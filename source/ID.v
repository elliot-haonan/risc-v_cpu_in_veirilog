==> flow/design.v <==
module Decode(   
	MemtoReg_id, RegWrite_id, MemWrite_id, MemRead_id, ALUCode_id, ALUSrcA_id, ALUSrcB_id, Jump, JALR, Imm_id, offset, 
    Instruction);
	input [31:0]	Instruction;	 
	output		   MemtoReg_id;		 
	output		   RegWrite_id;		 
	output		   MemWrite_id;		 
	output         MemRead_id;
	output [3:0]   ALUCode_id;          
	output      	ALUSrcA_id;
	output [1:0]   ALUSrcB_id;
	output         Jump;
	output         JALR;
	output[31:0]   Imm_id,offset;
	wire R_type, I_type, SB_type, LW, JALR, SW, LUI, AUIPC, JAL, Shift;
	reg [31:0] Imm_id,offset;
	parameter  R_type_op=   7'b0110011;
	parameter  I_type_op=   7'b0010011;
	parameter  SB_type_op=  7'b1100011;
	parameter  LW_op=       7'b0000011;
	parameter  JALR_op=     7'b1100111;
	parameter  SW_op=       7'b0100011;
	parameter  LUI_op=      7'b0110111;
	parameter  AUIPC_op=    7'b0010111;	
	parameter  JAL_op=      7'b1101111;	
   parameter  ADD_funct3 =     3'b000 ;
   parameter  SUB_funct3 =     3'b000 ;
   parameter  SLL_funct3 =     3'b001 ;
   parameter  SLT_funct3 =     3'b010 ;
   parameter  SLTU_funct3 =    3'b011 ;
   parameter  XOR_funct3 =     3'b100 ;
   parameter  SRL_funct3 =     3'b101 ;
   parameter  SRA_funct3 =     3'b101 ;
   parameter  OR_funct3 =      3'b110 ;
   parameter  AND_funct3 =     3'b111;
   parameter  ADDI_funct3 =     3'b000 ;
   parameter  SLLI_funct3 =     3'b001 ;
   parameter  SLTI_funct3 =     3'b010 ;
   parameter  SLTIU_funct3 =    3'b011 ;
   parameter  XORI_funct3 =     3'b100 ;
   parameter  SRLI_funct3 =     3'b101 ;
   parameter  SRAI_funct3 =     3'b101 ;
   parameter  ORI_funct3 =      3'b101 ;
   parameter  ANDI_funct3 =     3'b111;
   parameter	 alu_add=  4'b0000;
   parameter	 alu_sub=  4'b0001;
   parameter	 alu_lui=  4'b0010;
   parameter	 alu_and=  4'b0011;
   parameter	 alu_xor=  4'b0100;
   parameter	 alu_or =  4'b0101;
   parameter 	 alu_sll=  4'b0110;
   parameter	 alu_srl=  4'b0111;
   parameter	 alu_sra=  4'b1000;
   parameter	 alu_slt=  4'b1001;
   parameter	 alu_sltu= 4'b1010; 
	wire [6:0]		op;
	wire  	 	    funct6_7;
	wire [2:0]		funct3;
	assign op			= Instruction[6:0];
	assign funct6_7		= Instruction[30];
 	assign funct3		= Instruction[14:12];
	assign R_type = (op == R_type_op);
	assign I_type = (op == I_type_op);
	assign SB_type = (op == SB_type_op);
	assign LW = (op == LW_op);
	assign JALR = (op == JALR_op);
	assign SW = (op == SW_op);
	assign LUI = (op == LUI_op);
	assign AUIPC = (op == AUIPC_op);
	assign JAL = (op == JAL_op);
	assign MemtoReg_id = LW;
	assign MemRead_id = LW;
	assign MemWrite_id = SW;
	assign RegWrite_id = R_type || I_type || LW || JALR || LUI || AUIPC || JAL;
	assign Jump = JALR || JAL;
	assign ALUSrcA_id = JALR || JAL || AUIPC;
	assign ALUSrcB_id[1] = JAL || JALR;
	assign ALUSrcB_id[0] = ~(R_type || JAL || JALR);
	assign a = funct3[2];
	assign b = funct3[1];
	assign c = funct3[0];
	assign ALUCode_id[3] = (R_type && ~I_type && ~LUI && ~a && b && ~c && ~funct6_7) || (R_type && ~I_type && ~LUI && ~a && b && c && ~funct6_7) 
						|| (R_type && ~I_type && ~LUI && a && ~b && c && funct6_7) || (~R_type && I_type && ~LUI && ~a && b && ~c ) ||
						(~R_type && I_type && ~LUI && ~a && b && c ) || (~R_type && I_type && ~LUI && a && ~b && c && funct6_7);
	assign ALUCode_id[2] = (R_type && ~I_type && ~LUI && ~a && ~b && c && ~funct6_7) || (R_type && ~I_type && ~LUI && a && ~b && ~c && ~funct6_7) || 
							(R_type && ~I_type && ~LUI && a && ~b && c && ~funct6_7) || (R_type && ~I_type && ~LUI && a && b && ~c && ~funct6_7) ||
							(~R_type && I_type && ~LUI && ~a && ~b && c) || (~R_type && I_type && ~LUI && a && ~b && ~c) || (~R_type && I_type && ~LUI && a && ~b && c && ~funct6_7) ||
							(~R_type && I_type && ~LUI && a && b && ~c);
	assign ALUCode_id[1] = (R_type && ~I_type && ~LUI && ~a && ~b && c && ~funct6_7) || (R_type && ~I_type && ~LUI && ~a && b && c && ~funct6_7) ||
							(R_type && ~I_type && ~LUI && a && ~b && c && ~funct6_7) || (R_type && ~I_type && ~LUI && a && b && c && ~funct6_7) ||
							(~R_type && I_type && ~LUI && ~a && ~b && c) || (~R_type && I_type && ~LUI && ~a && b && c) || (~R_type && I_type && ~LUI && a && ~b && c && ~funct6_7) ||
							(~R_type && I_type && ~LUI && a && b && c) || (~R_type && ~I_type && LUI);
	assign ALUCode_id[0] = (R_type && ~I_type && ~LUI && ~a && ~b && ~c && funct6_7) || (R_type && ~I_type && ~LUI && ~a && b && ~c && ~funct6_7) || (R_type && ~I_type && ~LUI && a && ~b && c && ~funct6_7) ||
							(R_type && ~I_type && ~LUI && a && b && ~c && ~funct6_7) || (R_type && ~I_type && ~LUI && a && b && c && ~funct6_7) || (~R_type && I_type && ~LUI && ~a && b && ~c) || 
							(~R_type && I_type && ~LUI && a && ~b && c && ~funct6_7) || (~R_type && I_type && ~LUI && a && b && ~c) || (~R_type && I_type && ~LUI && a && b && c);
	assign Shift = (funct3 == 1) || (funct3 == 5);
	always @(*)
		begin
		if (I_type && Shift) begin Imm_id[31:0] = {26'd0,Instruction[25:20]}; offset[31:0] = 32'd0; end
		else if (I_type && ~Shift) begin Imm_id = {{20{Instruction[31]}},Instruction[31:20]}; offset = 32'd0; end
		else if (LW) begin Imm_id = {{20{Instruction[31]}},Instruction[31:20]}; offset = 32'd0; end
		else if (JALR) begin Imm_id = 32'd0; offset = {{20{Instruction[31]}},Instruction[31:20]}; end
		else if (SW) begin Imm_id = {{20{Instruction[31]}},Instruction[31:25],Instruction[11:7]}; offset = 32'd0; end
		else if (JAL) begin Imm_id = 32'd0; offset = {{11{Instruction[31]}},Instruction[31],Instruction[19:12],Instruction[20],Instruction[30:21],1'b0}; end
		else if (LUI || AUIPC) begin Imm_id = {Instruction[31:12],12'd0}; offset = 32'd0; end
		else if (SB_type) begin Imm_id = 32'd0; offset = {{19{Instruction[31]}},Instruction[31],Instruction[7],Instruction[30:25],Instruction[11:8],1'b0}; end
		else begin Imm_id = 32'd0; offset = 32'd0; end
		end
endmodule
`timescale 1ns / 1ps
module ID(clk,Instruction_id, PC_id, RegWrite_wb, rdAddr_wb, RegWriteData_wb, MemRead_ex, 
          rdAddr_ex, MemtoReg_id, RegWrite_id, MemWrite_id, MemRead_id, ALUCode_id, 
			 ALUSrcA_id, ALUSrcB_id,  Stall, Branch, Jump, IFWrite,  JumpAddr, Imm_id,
			 rs1Data_id, rs2Data_id, rs1Addr_id, rs2Addr_id, rdAddr_id);
    input clk;
    input [31:0] Instruction_id;
    input [31:0] PC_id;
    input RegWrite_wb;
    input [4:0] rdAddr_wb;
    input [31:0] RegWriteData_wb;
    input MemRead_ex;
    input [4:0] rdAddr_ex;
    output MemtoReg_id;
    output RegWrite_id;
    output MemWrite_id;
    output MemRead_id;
    output [3:0] ALUCode_id;
    output ALUSrcA_id;
    output [1:0] ALUSrcB_id;
    output Stall;
    output Branch;
    output Jump;
    output IFWrite;
    output [31:0] JumpAddr;
    output [31:0] Imm_id;
    output [31:0] rs1Data_id;
    output [31:0] rs2Data_id;
	output[4:0] rs1Addr_id, rs2Addr_id, rdAddr_id;
	wire [4:0] rs1Addr_id, rs2Addr_id, rdAddr_wb;
	assign rs1Addr_id = Instruction_id[19:15];
	assign rs2Addr_id = Instruction_id[24:20];
	Regfile a1(
		.rs1Addr_id(rs1Addr_id),
		.rs2Addr_id(rs2Addr_id),
		.rdAddr_wb(rdAddr_wb),
		.RegWriteData_wb(RegWriteData_wb),
		.RegWrite_wb(RegWrite_wb),
		.clk(clk),
		.rs1Data_id(rs1Data_id),
		.rs2Data_id(rs2Data_id)
	);
	wire [31:0] offset;
	wire JALR;
	Decode a2(
		.MemtoReg_id(MemtoReg_id), 
		.RegWrite_id(RegWrite_id), 
		.MemWrite_id(MemWrite_id), 
		.MemRead_id(MemRead_id), 
		.ALUCode_id(ALUCode_id), 
		.ALUSrcA_id(ALUSrcA_id), 
		.ALUSrcB_id(ALUSrcB_id), 
		.Jump(Jump), 
		.JALR(JALR), 
		.Imm_id(Imm_id), 
		.offset(offset), 
		.Instruction(Instruction_id)
	);
	wire [31:0] plusin;
	MUX2to1 a4(
		.in1(rs1Data_id),
		.in0(PC_id),
		.addr(JALR),
		.out(plusin)
	);
	adder_32bits a5(
		.a(plusin),
		.b(offset),
		.ci(1'b0),
		.co(),
		.s(JumpAddr)
	);
	wire [31:0] sum;
	wire isLT, isLTU;
	wire [2:0] funct3;
	wire SB_type;
	reg Branch;
	parameter beq_funct3 = 3'o0;
	parameter bne_funct3 = 3'o1;
	parameter blt_funct3 = 3'o4;
	parameter bge_funct3 = 3'o5;
	parameter bltu_funct3 = 3'o6;
	parameter bgeu_funct3 = 3'o7;
	assign funct3 = Instruction_id[14:12];
	assign SB_type = (Instruction_id[6:0] == 7'b1100011);
	adder_32bits a3(
		.a(rs1Data_id),
		.b(~rs2Data_id),
		.ci(1'd1),
		.s(sum),
		.co()
	);
	assign isLT = rs1Data_id[31] && (~rs2Data_id[31]) || (rs1Data_id[31]~^rs2Data_id[31]) && sum[31];
	assign isLTU = (~rs1Data_id[31]) && rs2Data_id[31] || (rs1Data_id[31] ~^ rs2Data_id[31]) && sum[31];
	always@(*)
	begin
		if (SB_type && (funct3 == beq_funct3)) begin Branch = ~(|sum[31:0]); end
		else if (SB_type && (funct3 == bne_funct3)) begin Branch = |sum[31:0]; end
		else if (SB_type && (funct3 == blt_funct3)) begin Branch = isLT; end
		else if (SB_type && (funct3 == bge_funct3)) begin Branch = ~isLT; end
		else if (SB_type && (funct3 == bltu_funct3)) begin Branch = isLTU; end
		else if (SB_type && (funct3 == bgeu_funct3)) begin Branch = ~isLTU; end
		else begin Branch = 0; end
	end
	assign Stall = ((rdAddr_ex == rs1Addr_id) || (rdAddr_ex == rs2Addr_id)) && MemRead_ex;
	assign IFWrite = ~Stall;
	assign rdAddr_id = Instruction_id[11:7];
endmodule
module MUX2to1(
out,
in0, in1, addr
);
	input [31:0] in0, in1;
	input addr;
	output [31:0] out;
	reg [31:0] out;
	always@(*)
	begin
		if (addr == 1'b0) out = in0;
		else out = in1;
	end
endmodule 
module Regfile(
rs1Data_id, rs2Data_id, 
rs1Addr_id, rs2Addr_id, rdAddr_wb, RegWriteData_wb, RegWrite_wb, clk
);
	input [4:0] rs1Addr_id, rs2Addr_id, rdAddr_wb;
	input [31:0] RegWriteData_wb;
	input RegWrite_wb, clk;
	output [31:0] rs1Data_id, rs2Data_id;
	wire [31:0] ReadData1, ReadData2;
	wire rs1Sel, rs2Sel;
	reg [31:0]regs [31:0];                                                       
	assign ReadData1 = (rs1Addr_id == 5'b0)?32'b0:regs[rs1Addr_id];              
	assign ReadData2 = (rs2Addr_id == 5'b0)?32'b0:regs[rs2Addr_id];              
	always@(posedge clk) begin if(RegWrite_wb) regs[rdAddr_wb] <= RegWriteData_wb;  end    
	assign rs1Sel = RegWrite_wb && (rdAddr_wb != 5'b0) && (rdAddr_wb == rs1Addr_id);
	assign rs2Sel = RegWrite_wb && (rdAddr_wb != 5'b0) && (rdAddr_wb == rs2Addr_id);
	assign rs1Data_id = (rs1Sel == 1'b1)?RegWriteData_wb:ReadData1;
	assign rs2Data_id = (rs2Sel == 1'b1)?RegWriteData_wb:ReadData2;
endmodule 
module adder_32bits(a,b,ci,s,co);
input [31:0] a,b;
input ci;
output [31:0] s;
output co;
wire c3, c7, c11, c15, c19, c23, c27, c31;
adder_4bits u1(.a(a[3:0]),
		.b(b[3:0]),
		.ci(ci),
		.co(c3),
		.s(s[3:0])); 
adder_32bits_component u2(.a(a[7:4]),
		.b(b[7:4]),
		.ci(c3),
		.s(s[7:4]),
		.co(c7));
adder_32bits_component u3(.a(a[11:8]),
		.b(b[11:8]),
		.ci(c7),
		.s(s[11:8]),
		.co(c11));
adder_32bits_component u4(.a(a[15:12]),
		.b(b[15:12]),
		.ci(c11),
		.s(s[15:12]),
		.co(c15));
adder_32bits_component u5(.a(a[19:16]),
		.b(b[19:16]),
		.ci(c15),
		.s(s[19:16]),
		.co(c19));
adder_32bits_component u6(.a(a[23:20]),
		.b(b[23:20]),
		.ci(c19),
		.s(s[23:20]),
		.co(c23));
adder_32bits_component u7(.a(a[27:24]),
		.b(b[27:24]),
		.ci(c23),
		.s(s[27:24]),
		.co(c27));
adder_32bits_component u8(.a(a[31:28]),
		.b(b[31:28]),
		.ci(c27),
		.s(s[31:28]),
		.co(c31));
 assign co = c31;
 endmodule
module adder_32bits_component(a,b,ci,co,s);
input [3:0] a,b;
input ci;
output [3:0] s;
output co;
wire d,e;
wire [3:0] f,g;
adder_4bits a1(.a(a),
               .b(b),
			   .ci(1'b1),
			   .co(d),
			   .s(f));
adder_4bits a2(.a(a),
               .b(b),
			   .ci(1'b0),
			   .co(e),
			   .s(g));		
mux_2to1 a3(.in0(g),
			.in1(f),
			.addr(ci),
			.out(s));			   
assign co = (d&ci)|e;
endmodule 
module adder_4bits(a, b, ci, s, co);
input [3:0] a, b;
input ci;
output [3:0] s;
output co;
integer i,j;
reg [3:0] g;
reg [3:0] p;
reg [3:0] c;
always @(*)
	begin
		for (i = 0;i <= 3;i = i + 1)
			begin 
				g[i] = a[i] & b[i];
				p[i] = a[i] | b[i];
			end
	end
always @(*)
	begin
		c[0] = ci; 
		for (j = 1;j <= 3;j = j + 1)
			begin
				c[j] = g[j-1] | (p[j-1] & c[j-1]);
			end
	end
assign co = g[3] | (p[3] & c[3]);
assign s[0] = a[0] ^ b[0] ^ c[0];
assign s[1] = a[1] ^ b[1] ^ c[1];
assign s[2] = a[2] ^ b[2] ^ c[2];
assign s[3] = a[3] ^ b[3] ^ c[3];
endmodule
module mux_2to1(in0,in1,addr,out);
input [3:0] in0,in1;
input addr;
output [3:0] out;
reg [3:0] out;
always @(in0 or in1 or addr )
	begin 
		if (addr) out = in1;
		else out = in0;
	end
endmodule
From RTL to reports: ID
The steps from the RTL of ID to its reports follow in flow order.
Line numbers count from 1 in the design file above.
{"block": "setup", "top_module": "ID", "clock": "clk", "library": "sky130hd", "pvt_corner": "tt_025C_1v80"}

Word-level counts
Yosys after proc, flatten, opt, wreduce and memory -nomap, before mapping. Enables and synchronous resets that opt folds into registers are not counted as muxes. Memory bits, and registers merged into a memory's read port (data or address), are not among the register bits. Print and check cells are not counted. Equal cells are merged and count once.
Yosys's memory passes give these memory sizes; they may raise the number of words (mostly to a power of two), join words into wider ones and drop unused or constant bits.
{"block": "word_totals", "reg_bits": 0, "mem_bits_rw": 1024, "n_memories": 1, "inputBits": 109, "elab_cells": 689}
{"block": "memory_table", "name": "a1.regs", "size": 32, "word_bits": 32, "rd": 2, "wr": 1, "line": 242, "source": "reg [31:0]regs [31:0];"}
{"block": "op_classes", "eq_ne": 18, "mux": 43, "bitwise": 520, "reduce_and_logical": 107}
{"block": "op_table", "op": "two-way mux 32 bit", "n": 21}
{"block": "op_table", "op": "OR 1 bit", "n": 174}
{"block": "op_table", "op": "bitwise AND 1 bit", "n": 160}
{"block": "op_table", "op": "bitwise XOR 1 bit", "n": 154}
{"block": "op_table", "op": "logical AND 1 bit", "n": 59}
{"block": "op_table", "op": "two-way mux 4 bit", "n": 14}
{"block": "op_table", "op": "logical OR 1 bit", "n": 43}
{"block": "op_table", "op": "NOT 32 bit", "n": 1}
{"block": "op_table", "op": "OR reduction 32 bit", "n": 1}
{"block": "op_table", "op": "NOT 1 bit", "n": 30}
{"block": "op_table", "op": "equality test 7 x 6 -> 1 bit (second input constant)", "n": 3}
{"block": "op_table", "op": "equality test 7 bit (second input constant)", "n": 3}
{"block": "op_table", "op": "equality test 5 bit", "n": 4}
{"block": "op_table", "op": "equality test 7 x 5 -> 1 bit (second input constant)", "n": 2}
{"block": "op_table", "op": "equality test 3 bit (second input constant)", "n": 4}
{"block": "op_table", "op": "zero test 5 bit", "n": 2}
{"block": "op_table", "op": "equality test 7 x 2 -> 1 bit (second input constant)", "n": 1}
{"block": "op_table", "op": "two-way mux 1 bit", "n": 7}
{"block": "op_table", "op": "nonzero test 5 bit", "n": 1}
{"block": "op_table", "op": "two-way mux 5 bit", "n": 1}
{"block": "op_table", "op": "equality test 3 x 1 -> 1 bit (second input constant)", "n": 1}
{"block": "op_table", "op": "zero test 3 bit", "n": 1}
{"block": "op_table", "op": "bitwise XNOR 1 bit", "n": 1}

Longest topological paths
Depth = most cells in a row (Yosys ltp): at word level without a register or memory, in the mapped netlist without a sequential cell, where the memories' decode and read muxes count.
{"block": "logic_depth", "ltp_word": 35, "abc_area": 0, "depth_mapped": 50, "ltp_nobuf": 42}

After synthesis
The flow's flattened synthesis, as Yosys stat reports it; memories are mapped. The netlist is that of the ABC_AREA named above (0 if unset); the other value can give another one.
{"block": "mapped", "cells": 3109, "area_mm2": 0.0529883, "seq_area_mm2": 0.0307495, "flip_flops": 1024}
{"block": "by_type", "type": "sky130_fd_sc_hd__edfxtp_1", "n": 1024, "type_area_um2": 3.07E+04}
{"block": "by_type", "type": "sky130_fd_sc_hd__mux4_2", "n": 528, "type_area_um2": 1.19E+04}
{"block": "by_type", "type": "sky130_fd_sc_hd__mux2i_1", "n": 161, "type_area_um2": 1.61E+03}
{"block": "by_type", "type": "sky130_fd_sc_hd__ha_1", "n": 99, "type_area_um2": 1.24E+03}
{"block": "by_type", "type": "sky130_fd_sc_hd__a21oi_1", "n": 113, "type_area_um2": 565.542}
{"block": "by_type", "type": "sky130_fd_sc_hd__nor2_1", "n": 136, "type_area_um2": 510.49}
{"block": "by_type", "type": "sky130_fd_sc_hd__clkbuf_1", "n": 135, "type_area_um2": 506.736}
{"block": "by_type", "type": "sky130_fd_sc_hd__inv_1", "n": 133, "type_area_um2": 499.229}
{"block": "by_type", "type": "sky130_fd_sc_hd__mux2_2", "n": 31, "type_area_um2": 349.085}
{"block": "by_type", "type": "sky130_fd_sc_hd__nand2_1", "n": 88, "type_area_um2": 330.317}
{"block": "by_type", "type": "sky130_fd_sc_hd__o21ai_0", "n": 63, "type_area_um2": 315.302}
{"block": "by_type", "type": "sky130_fd_sc_hd__xor2_1", "n": 31, "type_area_um2": 271.51}
{"block": "by_type", "type": "sky130_fd_sc_hd__o221ai_1", "n": 30, "type_area_um2": 262.752}
{"block": "by_type", "type": "sky130_fd_sc_hd__nand2b_1", "n": 40, "type_area_um2": 250.24}
{"block": "by_type", "type": "sky130_fd_sc_hd__a22o_1", "n": 27, "type_area_um2": 236.477}
{"block": "by_type", "type": "sky130_fd_sc_hd__buf_1", "n": 63, "type_area_um2": 236.477}
{"block": "by_type", "type": "sky130_fd_sc_hd__xnor2_1", "n": 26, "type_area_um2": 227.718}
{"block": "by_type", "type": "sky130_fd_sc_hd__fa_1", "n": 11, "type_area_um2": 220.211}
Not listed: further types 60, cells in them 370.
By module: a second synthesis without flattening, with its own total; a netlist apart from the flattened one above.
{"block": "hier_totals", "cells_unflattened": 3517, "area_unflattened_mm2": 0.0547062}
Rows give one instance, submodules left out.
{"block": "modules", "module": "Regfile", "n_inst": 1, "n_cells": 2705, "area_mm2": 0.0481987, "mod_seq_area_mm2": 0.0307495}
{"block": "modules", "module": "adder_4bits", "n_inst": 30, "n_cells": 14, "area_mm2": 0.0001176, "mod_seq_area_mm2": 0}
{"block": "modules", "module": "Decode", "n_inst": 1, "n_cells": 166, "area_mm2": 0.0010235, "mod_seq_area_mm2": 0}
{"block": "modules", "module": "mux_2to1", "n_inst": 14, "n_cells": 4, "area_mm2": 0.000045, "mod_seq_area_mm2": 0}
{"block": "modules", "module": "ID", "n_inst": 1, "n_cells": 92, "area_mm2": 0.0005705, "mod_seq_area_mm2": 0}
{"block": "modules", "module": "MUX2to1", "n_inst": 1, "n_cells": 36, "area_mm2": 0.0005443, "mod_seq_area_mm2": 0}
{"block": "modules", "module": "adder_32bits_component", "n_inst": 14, "n_cells": 3, "area_mm2": 0.000015, "mod_seq_area_mm2": 0}
{"block": "modules", "module": "adder_32bits", "n_inst": 2, "n_cells": 0, "area_mm2": 0, "mod_seq_area_mm2": 0}

Worst setup path after synthesis
OpenSTA on the mapped netlist: ideal clock, no wires. The path of least setup slack (recovery checks aside). Input and output delay are each 20% of the period. Register names are those of the netlist, which keeps one name where synthesis merged equal registers.
{"block": "synth_path", "path_kind": "input -> output", "from": "in Instruction_id[20]", "to": "out Branch", "period_ns": 23.1, "in_delay_ns": 4.620, "out_delay_ns": 4.620, "launch_ns": 4.620, "arrival_ns": 14.578, "required_ns": 18.480, "setup_slack_ns": 3.902, "delay_ns": 9.958, "driving_pins": 45, "n_path_buf": 6, "synth_period_reached_ns": 19.198}
"delay_ns" = arrival - input delay + setup time.
At an output port there is no setup time.
"driving_pins" counts driving pins, that of a launching flip-flop among them; a cell with two outputs on the path counts twice.
"synth_period_reached_ns" is the clock period less the worst setup slack; recovery checks do not enter. This is arithmetic on one report: input and output delays are still those of the set period (20% each).
Between the ends stands the longest chain of elaborated cells between them, by number of cells; it is not shown to be the way that was timed. Of several equally long chains one is given.
A line is the first line of the expression or statement that the cell stems from. Yosys adds cells for indexed reads and writes and turns some case tables into memories.
A memory read counts as a cell of the chain, while the word-level depth stops at memories.
{"block": "synth_between", "cell_sequence": "sky130_fd_sc_hd__buf_6 -> sky130_fd_sc_hd__buf_1 -> sky130_fd_sc_hd__clkbuf_1 -> sky130_fd_sc_hd__clkbuf_1 -> sky130_fd_sc_hd__clkbuf_1 -> sky130_fd_sc_hd__buf_1 -> sky130_fd_sc_hd__mux4_2 -> sky130_fd_sc_hd__mux2i_1 -> sky130_fd_sc_hd__a22oi_1 -> sky130_fd_sc_hd__a32o_1 -> sky130_fd_sc_hd__ha_1 -> sky130_fd_sc_hd__maj3_1 -> sky130_fd_sc_hd__fa_1 -> sky130_fd_sc_hd__inv_1 -> sky130_fd_sc_hd__fa_1 -> sky130_fd_sc_hd__or3b_2 -> sky130_fd_sc_hd__or2_2 -> sky130_fd_sc_hd__o221ai_1 -> (+9 left out) -> sky130_fd_sc_hd__inv_1 -> sky130_fd_sc_hd__fa_1 -> sky130_fd_sc_hd__fa_1 -> sky130_fd_sc_hd__nor2_1 -> sky130_fd_sc_hd__nand3_1 -> sky130_fd_sc_hd__a211oi_1 -> sky130_fd_sc_hd__nand3_1 -> sky130_fd_sc_hd__inv_1 -> sky130_fd_sc_hd__nand2b_1 -> sky130_fd_sc_hd__mux2i_1 -> sky130_fd_sc_hd__nand4_1 -> sky130_fd_sc_hd__mux2i_1 -> sky130_fd_sc_hd__or4b_1 -> sky130_fd_sc_hd__a2111oi_2 -> sky130_fd_sc_hd__nand4bb_1 -> sky130_fd_sc_hd__nor4_2 -> sky130_fd_sc_hd__mux2i_1 -> sky130_fd_sc_hd__o31ai_1", "elab_chain_len": 34}
{"block": "synth_rtl", "element": "from (decl)", "line": 116, "source": "input [31:0] Instruction_id;"}
{"block": "synth_rtl", "element": "memory (32 x 32 bit)", "line": 242, "source": "reg [31:0]regs [31:0];"}
{"block": "synth_rtl", "element": "two-way mux 32 bit", "line": 244, "source": "assign ReadData2 = (rs2Addr_id == 5'b0)?32'b0:regs[rs2Addr_id];"}
{"block": "synth_rtl", "element": "two-way mux 32 bit", "line": 249, "source": "assign rs2Data_id = (rs2Sel == 1'b1)?RegWriteData_wb:ReadData2;"}
{"block": "synth_rtl", "element": "NOT 32 bit", "line": 197, "source": ".b(~rs2Data_id),"}
{"block": "synth_rtl", "element": "bitwise AND 1 bit", "line": 335, "source": "g[i] = a[i] & b[i];"}
{"block": "synth_rtl", "element": "OR 1 bit", "line": 344, "source": "c[j] = g[j-1] | (p[j-1] & c[j-1]);"}
{"block": "synth_rtl", "element": "bitwise AND 1 bit", "line": 344}
{"block": "synth_rtl", "element": "(+20 left out)"}
{"block": "synth_rtl", "element": "NOT 1 bit", "line": 211, "source": "else if (SB_type && (funct3 == bgeu_funct3)) begin Branch = ~isLTU; end"}
{"block": "synth_rtl", "element": "two-way mux 1 bit", "line": 211}
{"block": "synth_rtl", "element": "two-way mux 1 bit", "line": 210, "source": "else if (SB_type && (funct3 == bltu_funct3)) begin Branch = isLTU; end"}
{"block": "synth_rtl", "element": "two-way mux 1 bit", "line": 209, "source": "else if (SB_type && (funct3 == bge_funct3)) begin Branch = ~isLT; end"}
{"block": "synth_rtl", "element": "two-way mux 1 bit", "line": 208, "source": "else if (SB_type && (funct3 == blt_funct3)) begin Branch = isLT; end"}
{"block": "synth_rtl", "element": "two-way mux 1 bit", "line": 207, "source": "else if (SB_type && (funct3 == bne_funct3)) begin Branch = |sum[31:0]; end"}
{"block": "synth_rtl", "element": "two-way mux 1 bit", "line": 206, "source": "if (SB_type && (funct3 == beq_funct3)) begin Branch = ~(|sum[31:0]); end"}
{"block": "synth_rtl", "element": "to (decl)", "line": 131, "source": "output Branch;"}
Some nets on the timed path still bear RTL names; the line given drives or declares the net.
{"block": "synth_nets", "signal": "rs2Data_id[0]", "line": 249}

Timing after layout
From the final timing report of stored run 2: the path of least setup slack in the routed layout; clock arrival at registers is part of the times.
{"block": "layout_path", "path_kind": "input -> output", "from": "in Instruction_id[20]", "to": "out Branch", "period_ns": 27.0, "in_delay_ns": 5.40, "out_delay_ns": 5.40, "launch_ns": 5.40, "arrival_ns": 17.68, "required_ns": 21.60, "setup_slack_ns": 3.92, "driving_pins": 43, "n_path_buf": 4}
Between the ends stands the longest chain of elaborated cells between them, by number of cells; it is not shown to be the way that was timed. Of several equally long chains one is given.
A memory read counts as a cell of the chain, while the word-level depth stops at memories.
{"block": "layout_between", "cell_sequence": "sky130_fd_sc_hd__buf_8 -> sky130_fd_sc_hd__buf_4 -> sky130_fd_sc_hd__xor2_1 -> sky130_fd_sc_hd__a2111oi_0 -> sky130_fd_sc_hd__a21oi_1 -> sky130_fd_sc_hd__buf_4 -> sky130_fd_sc_hd__a32o_1 -> sky130_fd_sc_hd__ha_1 -> sky130_fd_sc_hd__maj3_1 -> sky130_fd_sc_hd__fa_1 -> sky130_fd_sc_hd__inv_1 -> sky130_fd_sc_hd__fa_1 -> sky130_fd_sc_hd__or3b_2 -> sky130_fd_sc_hd__or2_2 -> sky130_fd_sc_hd__o221ai_1 -> sky130_fd_sc_hd__nor3_1 -> sky130_fd_sc_hd__o21ai_1 -> sky130_fd_sc_hd__nand3_1 -> (+7 left out) -> sky130_fd_sc_hd__fa_1 -> sky130_fd_sc_hd__fa_1 -> sky130_fd_sc_hd__nor2_1 -> sky130_fd_sc_hd__nand3_1 -> sky130_fd_sc_hd__a211oi_1 -> sky130_fd_sc_hd__nand3_1 -> sky130_fd_sc_hd__inv_1 -> sky130_fd_sc_hd__nand2b_1 -> sky130_fd_sc_hd__mux2i_1 -> sky130_fd_sc_hd__nand4_1 -> sky130_fd_sc_hd__mux2i_1 -> sky130_fd_sc_hd__or4b_1 -> sky130_fd_sc_hd__a2111oi_2 -> sky130_fd_sc_hd__nand4bb_1 -> sky130_fd_sc_hd__nor4_2 -> sky130_fd_sc_hd__mux2i_1 -> sky130_fd_sc_hd__o31ai_1 -> sky130_fd_sc_hd__clkdlybuf4s50_1", "elab_chain_len": 34}
{"block": "layout_rtl", "element": "from (decl)", "line": 116, "source": "input [31:0] Instruction_id;"}
{"block": "layout_rtl", "element": "memory (32 x 32 bit)", "line": 242, "source": "reg [31:0]regs [31:0];"}
{"block": "layout_rtl", "element": "two-way mux 32 bit", "line": 244, "source": "assign ReadData2 = (rs2Addr_id == 5'b0)?32'b0:regs[rs2Addr_id];"}
{"block": "layout_rtl", "element": "two-way mux 32 bit", "line": 249, "source": "assign rs2Data_id = (rs2Sel == 1'b1)?RegWriteData_wb:ReadData2;"}
{"block": "layout_rtl", "element": "NOT 32 bit", "line": 197, "source": ".b(~rs2Data_id),"}
{"block": "layout_rtl", "element": "bitwise AND 1 bit", "line": 335, "source": "g[i] = a[i] & b[i];"}
{"block": "layout_rtl", "element": "OR 1 bit", "line": 344, "source": "c[j] = g[j-1] | (p[j-1] & c[j-1]);"}
{"block": "layout_rtl", "element": "bitwise AND 1 bit", "line": 344}
{"block": "layout_rtl", "element": "(+20 left out)"}
{"block": "layout_rtl", "element": "NOT 1 bit", "line": 211, "source": "else if (SB_type && (funct3 == bgeu_funct3)) begin Branch = ~isLTU; end"}
{"block": "layout_rtl", "element": "two-way mux 1 bit", "line": 211}
{"block": "layout_rtl", "element": "two-way mux 1 bit", "line": 210, "source": "else if (SB_type && (funct3 == bltu_funct3)) begin Branch = isLTU; end"}
{"block": "layout_rtl", "element": "two-way mux 1 bit", "line": 209, "source": "else if (SB_type && (funct3 == bge_funct3)) begin Branch = ~isLT; end"}
{"block": "layout_rtl", "element": "two-way mux 1 bit", "line": 208, "source": "else if (SB_type && (funct3 == blt_funct3)) begin Branch = isLT; end"}
{"block": "layout_rtl", "element": "two-way mux 1 bit", "line": 207, "source": "else if (SB_type && (funct3 == bne_funct3)) begin Branch = |sum[31:0]; end"}
{"block": "layout_rtl", "element": "two-way mux 1 bit", "line": 206, "source": "if (SB_type && (funct3 == beq_funct3)) begin Branch = ~(|sum[31:0]); end"}
{"block": "layout_rtl", "element": "to (decl)", "line": 131, "source": "output Branch;"}

Subject: ID on sky130hd, stored results

Hello all,

Stored flow runs of ID (2 of them; Yosys, OpenROAD, sky130hd). They differ in their settings and are not a sequence. Constraints: input delay and output delay 20% of the set period each, output load 0.01 pF.
"achieved_period_ns": clock period set for the run, less the worst setup slack. It is reckoned from that one timing run; input and output delays stay at 20% of the period that was set.
By "worst_path_time_ns" is meant the share of the clock period that the worst setup path is allowed (20% is reserved at inputs, 20% at outputs), minus its slack. Clock arrival times at its registers enter into it.
"power.total_w": no workload was simulated; the value follows from the tool's default switching activity.

{"run": "stored run 1", "settings": { "period_ns": 12.9, "CORE_UTILIZATION": 70, "SETUP_SLACK_MARGIN": 0.4, "PLACE_DENSITY_LB_ADDON": 0.23, "CORE_MARGIN": 10, "CELL_PAD_IN_SITES_DETAIL_PLACEMENT": 0, "TNS_END_PERCENT": 90, "ABC_AREA": 1, "GPL_ROUTABILITY_DRIVEN": 1, "CTS_CLUSTER_SIZE": 38, "MIN_ROUTING_LAYER": "met2", "MAX_ROUTING_LAYER": "met5", "CAP_MARGIN": 20, "SLEW_MARGIN": 20 }, "outcome": "unfinished; error GRT-0232 in routing"}
{"run": "stored run 2", "settings": { "period_ns": 27.0, "CORE_UTILIZATION": 38, "PLACE_DENSITY_LB_ADDON": 0.12, "CORE_ASPECT_RATIO": 1.18, "CORE_MARGIN": 5, "CELL_PAD_IN_SITES_DETAIL_PLACEMENT": 1, "TNS_END_PERCENT": 50, "ABC_AREA": 0, "GPL_TIMING_DRIVEN": 1, "CTS_CLUSTER_DIAMETER": 191, "MAX_ROUTING_LAYER": "met5", "CAP_MARGIN": 20, "SLEW_MARGIN": 20 }, "results": { "ys_area_mm2": 0.0529883, "design_die_area_mm2": 0.147037, "util_pct": 44.5, "fin_ws_ns": 3.917, "setupTns_ns": 0.000, "holdWs_ns": 5.180, "power.total_w": 0.003834, "achieved_period_ns": 23.083, "worst_path_time_ns": 12.28, "worstPathKind": "input -> output" }}

Thanks
